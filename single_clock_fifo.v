==> flow/design.v <==
`timescale 1ns/100ps
module single_clock_fifo_bh(clk,rst,buf_in,buf_out,wr_en,rd_en,buf_empty,buf_full,fifo_counter);
  input clk,rst,wr_en,rd_en;
  input [7:0] buf_in;
  output [7:0]buf_out;
  output buf_empty,buf_full;
  output [6:0] fifo_counter;
  reg [7:0] buf_out;
  reg buf_empty,buf_full;
  reg [6:0] fifo_counter;
  reg [7:0] buf_mem[63:0];
  reg [5:0] rd_ptr, wr_ptr; 
  always @(fifo_counter)begin
    buf_empty=(fifo_counter==0);
    buf_full=(fifo_counter==64);
  end
  always @(posedge clk or posedge rst) begin
    if(rst)
      fifo_counter<=0;
  else if ((!buf_full && wr_en) && (!buf_empty && rd_en))
    fifo_counter<=fifo_counter;
  else if(!buf_full && wr_en)
    fifo_counter<=fifo_counter+1;
  else if(!buf_empty && rd_en)
    fifo_counter<=fifo_counter-1;
  else
    fifo_counter<=fifo_counter;
  end
  always @(posedge clk or posedge rst)begin
    if(rst)
      buf_out<=0;
  else begin
    if(rd_en && !buf_empty)
      buf_out<=buf_mem[rd_ptr];
    else
      buf_out<=buf_out;
  end
  end
  always @(posedge clk)begin
    if(wr_en && !buf_full)
      buf_mem[wr_ptr]<=buf_in;
    else
      buf_mem[wr_ptr]<=buf_mem[wr_ptr];                                                  
  end
  always @(posedge clk or posedge rst) begin
    if(rst) begin
      wr_ptr<=0;
      rd_ptr<=0;
    end
    else begin
      if(!buf_full && wr_en)
        wr_ptr<=wr_ptr+1;
      else
        wr_ptr<=wr_ptr;
      if(!buf_empty && rd_en)
        rd_ptr<=rd_ptr+1;
      else
        rd_ptr<=rd_ptr;
    end
  end
endmodule
# [Reports on single_clock_fifo_bh]
# The steps from the RTL of single_clock_fifo_bh to its reports follow in flow order.
# Lines are those of the file above, counted from 1.
# Cell names lack the library's common part.
# A cell with n/a has no value.
[inputs] design="single_clock_fifo_bh" clock="clk" cell_library="sky130hd" corner="tt_025C_1v80"

# [Word-level counts]
# Yosys after proc, flatten, opt, wreduce and memory -nomap, before mapping. Memory bits, and registers merged into a memory's read port (data or address), are not among the register bits. Print and check cells are not counted. Equal cells are merged and count once.
# Yosys's memory passes give these memory sizes; they may raise the number of words (mostly to a power of two), join words into wider ones and drop unused or constant bits.
[op_classes] logic=2 eq_ne=2 addsub=4 reduce_and_logical=9 muxes=7
[op_table] cell="two-way mux 8 bit" count=3
[op_table] cell="two-way mux 7 bit" count=2
[op_table] cell="adder 6 x 1 -> 6 bit with constant B" count=2
[op_table] cell="adder 7 x 1 -> 7 bit with constant B" count=1
[op_table] cell="subtractor 7 x 1 -> 7 bit with constant B" count=1
[op_table] cell="equality test 7 bit with constant B" count=1
[op_table] cell="logical NOT 7 bit" count=1
[op_table] cell="AND reduction 2 bit" count=2
[op_table] cell="logical AND 1 bit" count=3
[op_table] cell="logical NOT 1 bit" count=2
[op_table] cell="nonzero test 2 bit" count=1
[op_table] cell="two-way mux 1 bit" count=2
[op_table] cell="!= test 1 bit with constant B" count=1
[op_table] cell="OR 1 bit" count=1
[op_table] cell="inverter 1 bit" count=1
[word_totals] input_bits=12 ram_bits=512 memories=1 reg_bits=19 output_inout_bits=17 elab_cells=28 clocked_rd_ports_x_width=8
[memory_table] memory="buf_mem" size=64 word_bits=8 rd=1 wr=1 line=11 text="reg [7:0] buf_mem[63:0];"

# [Logic depth]
# Yosys ltp: most cells in a row. Word level: on the elaborated netlist, between registers, memories and ports. Mapped: between sequential cells and ports; inverters and the memories' decode and read muxes count.
[logic_depth] ltp_word=6 ABC_AREA=0 mapped_depth=10 depth_no_buf=9

# [Synthesis result]
# Yosys stat after the flow's synthesis: flattened, memories mapped to cells. It holds for the ABC_AREA given above (unset counts as 0); a run with the other value may have another netlist.
[mapped] buffers=60 area_mm2=0.0213742 mapped_cells=1111 ff_cells=539 seqArea_mm2=0.0160504
[types] cell_type="edfxtp_1" count=512 type_area_um2=1.54E+04
[types] cell_type="mux4_2" count=83 type_area_um2=1.87E+03
[types] cell_type="mux2i_1" count=87 type_area_um2=870.835
[types] cell_type="dfrtp_1" count=27 type_area_um2=675.648
[types] cell_type="mux2_2" count=32 type_area_um2=360.346
[types] cell_type="nor2_1" count=84 type_area_um2=315.302
[types] cell_type="o211ai_1" count=22 type_area_um2=165.158
[types] cell_type="nand2_1" count=37 type_area_um2=138.883
[types] cell_type="a211o_1" count=13 type_area_um2=113.859
[types] cell_type="buf_2" count=22 type_area_um2=110.106
[types] cell_type="xnor2_1" count=12 type_area_um2=105.101
[types] cell_type="ha_1" count=8 type_area_um2=100.096
[types] cell_type="o22ai_1" count=15 type_area_um2=93.84
[types] cell_type="clkbuf_1" count=19 type_area_um2=71.318
[types] cell_type="a221oi_1" count=8 type_area_um2=70.067
[types] cell_type="o2111ai_1" count=8 type_area_um2=70.067
[types] cell_type="o22a_1" count=8 type_area_um2=70.067
[types] cell_type="a221o_1" count=6 type_area_um2=60.058
# Other cell types: 37; their cells: 108.

# [Timing after synthesis]
# Path of least setup slack by OpenSTA after synthesis, without wires, with an ideal clock, recovery checks aside; 20% of the period is set as input and as output delay. Where synthesis merged equal registers, the netlist keeps one of their names.
[synth_path] path_kind="register to register" from="register fifo_counter[5]" to="register fifo_counter[5]" tclk_ns=2.89 n_path_buf=1 slack_ns=-0.071 arrival_time_ns=2.838 setup_ns=0.123 required_time_ns=2.767 t_first_pin_ns=0.000 path_stages=11 path_delay_ns=2.961 synth_period_reached_ns=2.961
# "path_delay_ns" = arrival - input delay + setup time.
# "path_stages" counts driving pins, that of a launching flip-flop among them; a cell with two outputs on the path counts twice.
# "synth_period_reached_ns" is the clock period less the worst setup slack; recovery checks do not enter. This is arithmetic on one report: input and output delays are still those of the set period (20% each).
# Between the ends stands the longest chain of elaborated cells between them, by number of cells; it is not shown to be the way that was timed. Of several equally long chains one is given.
# Each line given opens the expression or statement behind the cell; cells for indexed reads and writes are added by Yosys, which also makes memories of some case tables.
# A register here has more assigning lines than the two given.
[synth_between] path_cell_list="dfrtp_1 > or4_4 > o41a_1 > buf_6 > inv_1 > ha_1 > a21o_1 > a21oi_1 > o21bai_1 > a2111o_1 > o221a_1" elab_chain_len=6 cells_between=14 cone_classes="add/sub (2); eq/ne (1); mux (2); logic (1); reduce/logical (8)"
[synth_lines] item="start, declared" line=7 text="output [6:0] fifo_counter;"
[synth_lines] item="start, assigned" line=21 text="fifo_counter<=fifo_counter;"
[synth_lines] item="start, assigned" line=23 text="fifo_counter<=fifo_counter+1;"
[synth_lines] item="equality test 7 bit" line=15 text="buf_full=(fifo_counter==64);"
[synth_lines] item="logical NOT 1 bit" line=20 text="else if ((!buf_full && wr_en) && (!buf_empty && rd_en))"
[synth_lines] item="logical AND 1 bit x2" line=20
[synth_lines] item="inverter 1 bit"
[synth_lines] item="AND reduction 2 bit"
[synth_lines] item="end, assigned" line=21
[synth_lines] item="end, assigned" line=23
[synth_lines] item="end, declared" line=7

# [Worst path after layout]
# From the final timing report of record 1: the path of least setup slack in the routed layout; clock arrival at registers is part of the times.
[layout_path] path_kind="register to register" from="register fifo_counter[4]" to="register fifo_counter[5]" n_path_buf=0 required_time_ns=3.41 slack_ns=0.15 path_stages=10 tclk_ns=2.96 setup_ns=0.11 t_first_pin_ns=0.56 arrival_time_ns=3.26
# Between the ends stands the longest chain of elaborated cells between them, by number of cells; it is not shown to be the way that was timed. Of several equally long chains one is given.
# A register here has more assigning lines than the two given.
[layout_between] path_cell_list="dfrtp_1 > or4_4 > o41a_1 > inv_2 > ha_1 > a21o_1 > a21oi_2 > o21bai_1 > a2111o_1 > o221a_1" elab_chain_len=6 cells_between=14 cone_classes="add/sub (2); eq/ne (1); mux (2); logic (1); reduce/logical (8)"
[layout_lines] item="start, declared" line=7 text="output [6:0] fifo_counter;"
[layout_lines] item="start, assigned" line=21 text="fifo_counter<=fifo_counter;"
[layout_lines] item="start, assigned" line=23 text="fifo_counter<=fifo_counter+1;"
[layout_lines] item="equality test 7 bit" line=15 text="buf_full=(fifo_counter==64);"
[layout_lines] item="logical NOT 1 bit" line=20 text="else if ((!buf_full && wr_en) && (!buf_empty && rd_en))"
[layout_lines] item="logical AND 1 bit x2" line=20
[layout_lines] item="inverter 1 bit"
[layout_lines] item="AND reduction 2 bit"
[layout_lines] item="end, assigned" line=21
[layout_lines] item="end, assigned" line=23
[layout_lines] item="end, declared" line=7

Data sheet: physical implementation of single_clock_fifo_bh

Measured data: module single_clock_fifo_bh, platform sky130hd, 2 stored runs of the flow under differing settings, order arbitrary. Input and output delays are each 20% of the period that was set; the output load is 0.01 pF.
By "power" is meant OpenSTA's value without simulated activity: inputs other than the clock are taken to toggle once in ten clock periods, and the tool carries that through the logic.
[record 1] settings: period_ns=2.96, CORE_UTILIZATION=66, CAP_MARGIN=20, CORE_MARGIN=2, SLEW_MARGIN=20
[record 1] result: chip area after synthesis (Yosys) 0.0213742 mm^2, die area 0.0338413 mm^2, standard-cell area of the final layout 0.0242958 mm^2, utilization 76.6 %, worst setup slack after layout 0.154 ns, total negative slack 0.000 ns, power 21.839 mW
[record 2] settings: period_ns=2.88, CORE_UTILIZATION=57, SETUP_SLACK_MARGIN=0.74, PLACE_DENSITY_LB_ADDON=0.15, TNS_END_PERCENT=20, CTS_CLUSTER_SIZE=24, CAP_MARGIN=20, CORE_MARGIN=2, SLEW_MARGIN=20
[record 2] result: chip area after synthesis (Yosys) 0.0213742 mm^2, die area 0.0390635 mm^2, standard-cell area of the final layout 0.0254006 mm^2, utilization 69.1 %, worst setup slack after layout 0.075 ns, total negative slack 0.000 ns, power 23.720 mW
